==> flow/design.v <==
`timescale 1ns / 1ps
module CLA_16bit_withLCU( in1, in2, c_in, sum, c_out, p, g ) ;
    output [15:0] sum;
    output c_out , p , g;
    input [15:0] in1 , in2;
    input c_in; 
    wire [3:0] P, G;  
	wire [4:1] carry;  
	CLA_4bit_augmented cla4(.in1(in1[15:12]), .in2(in2[15:12]), .c_in(carry[3]), .sum(sum[15:12]), .p(P[3]), .g(G[3]));
	CLA_4bit_augmented cla3(.in1(in1[11:8]), .in2(in2[11:8]), .c_in(carry[2]), .sum(sum[11:8]), .p(P[2]), .g(G[2]));
	CLA_4bit_augmented cla2(.in1(in1[7:4]), .in2(in2[7:4]), .c_in(carry[1]), .sum(sum[7:4]), .p(P[1]), .g(G[1]));
	CLA_4bit_augmented cla1(.in1(in1[3:0]), .in2(in2[3:0]), .c_in(c_in), .sum(sum[3:0]), .p(P[0]), .g(G[0]));
	LookaheadCarryUnit lcu(.c_in(c_in), .P(P), .G(G), .carry(carry), .P_out(p), .G_out(g));
	assign c_out = carry[4];
endmodule
`timescale 1ns / 1ps
module CLA_4bit_augmented(in1,in2,c_in,sum,p,g);
   output p,g; 
   output [3:0] sum;  
   input c_in;   
   input [3:0] in1,in2;  
	wire [3:0] carry;    
	wire [3:0] G, P;  
	assign P = in1 ^ in2;    
	assign G = in1 & in2;   
	assign p = P[0] & P[1] & P[2] & P[3];    
	assign g = (G[0] & P[3] & P[2] & P[1]) | (G[1] & P[3] & P[2]) | (G[2] & P[3]) | G[3];  
	assign sum = carry ^ P;  
	assign carry[3] = (carry[0] & P[2] & P[1] & P[0]) | (G[0] & P[2] & P[1]) | (G[1] & P[2]) | G[2];     
	assign carry[2] = (carry[0] & P[1] & P[0]) | (G[0] & P[1]) | G[1];                                
	assign carry[1] = (P[0] & carry[0]) | G[0];                                                     
	assign carry[0] = c_in;                                                                      
endmodule
`timescale 1ns / 1ps
module LookaheadCarryUnit(c_in,P,G,carry,P_out,G_out);
    output [4:1] carry;
    output P_out , G_out;
    input c_in;
    input [3:0] P , G;
    assign G_out = (P[3] & P[2] & P[1] & G[0]) | G[3] | (P[3] & G[2]) | (P[3] & P[2] & G[1]);
    assign P_out = P[3] & P[2] & P[1] & P[0];
    assign carry[4] = (c_in & P[0] & P[1] & P[2] & P[3]) | G[3] | (G[2] & P[3]) | (P[2] & P[3] & G[1]) | (G[0] & P[1] & P[2] & P[3]);
    assign carry[3] = (c_in & P[0] & P[1] & P[2]) | G[2] | (G[1] & P[2]) | (G[0] & P[1] & P[2]);
    assign carry[2] = (c_in & P[0] & P[1]) | G[1] | (G[0] & P[1]);
    assign carry[1] = (c_in & P[0]) | G[0];
endmodule
module wrapper(input clk,input rst,input [15:0] in1,input [15:0]in2, input c_in,output reg [15:0] sum, output reg c_out);
reg [15:0] in1_reg;
reg [15:0] in2_reg;
reg c_in_reg;
wire [15:0] sum_net;
wire c_out_net;
always @(posedge clk)
    begin
        if(rst) 
            begin
                in1_reg <= 16'd0;
                in2_reg <= 16'd0;
            end 
        else 
            begin
            in1_reg <= in1;
            in2_reg <= in2;
            sum<=sum_net;
        end
    end 
CLA_16bit_withLCU add(in1_reg,in2_reg, c_in_reg,sum_net, c_out_net);
endmodule
== Reports on wrapper ==
Tool output for the design above, in the order of the flow.
Line numbers count from 1 in the design file above.
Cell names lack the library's common part.
A cell with - has no value.
Inputs
  top: wrapper
  clock input: clk
  library: sky130hd
  timing corner: tt_025C_1v80

== Word level ==
Yosys after proc, flatten, opt, wreduce and memory -nomap, before mapping. Enables and synchronous resets that opt folds into registers are not counted as muxes. Memory bits, and registers merged into a memory's read port (data or address), are not among the register bits. Print and check cells are not counted. Equal cells are merged and count once.
Bit counts
  output and inout bits: 17
  flip-flop bits (word level): 48
  word-level cells: 127
  bits of input ports: 35
Cells by class
  bitwise operators: 124
Operators by type and width (count)
  1-bit AND: 73
  1-bit OR: 39
  4-bit bitwise XOR: 8
  4-bit AND: 3
  3-bit AND: 1

== Logic depth ==
Depth = most cells in a row (Yosys ltp): at word level without a register or memory, in the mapped netlist without a sequential cell, where the memories' decode and read muxes count.
Logic depth
  depth after elaboration: 17
  ABC_AREA: 0
  mapped depth: 8
  depth with buffers taken out: 8

== Netlist ==
Source: synth_stat.txt of the flow (Yosys; design flattened, memories mapped). It holds for the ABC_AREA given above (unset counts as 0); a run with the other value may have another netlist.
Mapped netlist
  flip-flop cells: 47
  sequential area: 1091.0 um^2
  cell area after synthesis: 1918.1 um^2
  buffers: 5
  standard cells after synthesis: 156
Cells by type
  dfxtp_1: count 32, area in all 640.614 um^2
  edfxtp_1: count 15, area in all 450.432 um^2
  nor2b_1: count 34, area in all 212.704 um^2
  ha_1: count 14, area in all 175.168 um^2
  fa_1: count 4, area in all 80.077 um^2
  xnor2_1: count 6, area in all 52.55 um^2
  xor2_1: count 5, area in all 43.792 um^2
  o21a_1: count 5, area in all 37.536 um^2
  nor2_1: count 8, area in all 30.029 um^2
  o31ai_4: count 1, area in all 21.27 um^2
  a21oi_1: count 4, area in all 20.019 um^2
  buf_4: count 2, area in all 15.014 um^2
  inv_1: count 4, area in all 15.014 um^2
  o21ai_0: count 3, area in all 15.014 um^2
  and2_1: count 2, area in all 12.512 um^2
  clkbuf_1: count 3, area in all 11.261 um^2
  nand2_1: count 3, area in all 11.261 um^2
  o221a_1: count 1, area in all 11.261 um^2
Other cell types: 9; their cells: 10.
By module: a second synthesis without flattening, with its own total; a netlist apart from the flattened one above.
Unflattened totals
  cell total of the unflattened synthesis: 188
  area total of the unflattened synthesis: 2134.5 um^2
Rows give one instance, submodules left out.
By module
  wrapper: sequential area 1121.1 um^2, area 1358.8 um^2, cells 86, instances 1
  CLA_4bit_augmented: sequential area 0.0 um^2, area 175.2 um^2, cells 22, instances 4
  LookaheadCarryUnit: sequential area 0.0 um^2, area 75.1 um^2, cells 14, instances 1
  CLA_16bit_withLCU: sequential area 0.0 um^2, area 0.0 um^2, cells 0, instances 1

== Timing after synthesis ==
Path of least setup slack by OpenSTA after synthesis, without wires, with an ideal clock, recovery checks aside; 20% of the period is set as input and as output delay. Where synthesis merged equal registers, the netlist keeps one of their names.
Timing after synthesis
  kind: register -> register
  start: reg in1_reg[1]
  end: reg sum[13]
  time at the first pin: 0.000 ns
  slack: 0.441 ns
  driving pins on the path: 9
  clock period: 3.12 ns
  setup time: 0.258 ns
  delay of the path: 2.679 ns
  data required time: 2.862 ns
  buffers on the path: 0
  data arrival time: 2.421 ns
  period reached after synthesis: 2.679 ns
"delay of the path" is the arrival time less input delay plus setup time.
"driving pins on the path": output pins that drive a net of the path, with the launching flip-flop's if there is one; two outputs of one cell count as two.
"period reached after synthesis" = period - worst setup slack (recovery checks aside). The figure is calculated, with input and output delays left at 20% of the set period.
Between the ends stands the longest chain of elaborated cells between them, by number of cells; it is not shown to be the way that was timed. Of several equally long chains one is given.
Each line given opens the expression or statement behind the cell; cells for indexed reads and writes are added by Yosys, which also makes memories of some case tables.
On the way, after synthesis
  path through: dfxtp_1 ha_1 or3_1 o221a_1 a311o_1 o31ai_4 inv_1 fa_1 xor2_1
  cells in the longest elaborated chain: 13
  elaborated cells on any way between the ends: 22
  those cells by class: logic (22)
RTL lines, path after synthesis
  start, declared: line 48  | reg [15:0] in1_reg;
  start, assigned: line 57  | in1_reg <= 16'd0;
  start, assigned: line 62  | in1_reg <= in1;
  4-bit bitwise XOR: line 24  | assign P = in1 ^ in2;
  1-bit AND (3 in a row): line 26  | assign p = P[0] & P[1] & P[2] & P[3];
  1-bit AND (3 in a row): line 43  | assign carry[3] = (c_in & P[0] & P[1] & P[2]) | G[2] | (G[1] & P[2]) | (G[0] & P[1] & P[2]);
  1-bit OR (3 in a row): line 43
  1-bit AND: line 31  | assign carry[1] = (P[0] & carry[0]) | G[0];
  1-bit OR: line 31
  4-bit bitwise XOR: line 28  | assign sum = carry ^ P;
  end, assigned: line 64  | sum<=sum_net;
  end, declared: line 47  | module wrapper(input clk,input rst,input [15:0] in1,input [15:0]in2, input c_in,output reg [15:0] sum, output ...

== Worst path after layout ==
From the final timing report of record 1: the path of least setup slack in the routed layout; clock arrival at registers is part of the times.
Timing post-layout
  kind: register -> register
  start: reg in1_reg[1]
  end: reg sum[13]
  clock period: 4.26 ns
  data required time: 4.31 ns
  setup time: 0.24 ns
  data arrival time: 2.87 ns
  buffers on the path: 0
  driving pins on the path: 9
  slack: 1.44 ns
  time at the first pin: 0.29 ns
Between the ends stands the longest chain of elaborated cells between them, by number of cells; it is not shown to be the way that was timed. Of several equally long chains one is given.
On the way, post-layout
  path through: dfxtp_1 ha_1 or3_1 o221a_1 a311o_1 o31ai_4 inv_1 fa_1 xor2_1
  cells in the longest elaborated chain: 13
  elaborated cells on any way between the ends: 22
  those cells by class: logic (22)
RTL lines, path post-layout
  start, declared: line 48  | reg [15:0] in1_reg;
  start, assigned: line 57  | in1_reg <= 16'd0;
  start, assigned: line 62  | in1_reg <= in1;
  4-bit bitwise XOR: line 24  | assign P = in1 ^ in2;
  1-bit AND (3 in a row): line 26  | assign p = P[0] & P[1] & P[2] & P[3];
  1-bit AND (3 in a row): line 43  | assign carry[3] = (c_in & P[0] & P[1] & P[2]) | G[2] | (G[1] & P[2]) | (G[0] & P[1] & P[2]);
  1-bit OR (3 in a row): line 43
  1-bit AND: line 31  | assign carry[1] = (P[0] & carry[0]) | G[0];
  1-bit OR: line 31
  4-bit bitwise XOR: line 28  | assign sum = carry ^ P;
  end, assigned: line 64  | sum<=sum_net;
  end, declared: line 47  | module wrapper(input clk,input rst,input [15:0] in1,input [15:0]in2, input c_in,output reg [15:0] sum, output ...

==> results <==
Module wrapper, platform sky130hd: 2 stored runs of the flow (Yosys, OpenROAD) with differing settings, in no particular order. Input and output delays are each 20% of the period that was set; the output load is 0.01 pF.

==> record 1: settings <==
{ "period_ns": 4.26, "CAP_MARGIN": 20, "CORE_MARGIN": 2, "CORE_UTILIZATION": 40, "SLEW_MARGIN": 20 }
==> record 1: results <==
synthesis area: 1,918.1 um^2
total die area: 5,364.8 um^2
standard-cell area after layout: 2,531.2 um^2
utilization: 0.543
setup slack of the worst path: 1.442 ns
total negative slack: 0.000 ns
worst hold slack in the final report: 0.599 ns

==> record 2: settings <==
{ "period_ns": 2.16, "CORE_UTILIZATION": 60, "PLACE_DENSITY_LB_ADDON": 0.28, "HOLD_SLACK_MARGIN": 0.05, "CELL_PAD_IN_SITES_GLOBAL_PLACEMENT": 2, "CTS_CLUSTER_DIAMETER": 255, "CAP_MARGIN": 20, "CORE_MARGIN": 2, "SLEW_MARGIN": 20 }
==> record 2: results <==
did not finish, placement stopped with FLW-0024
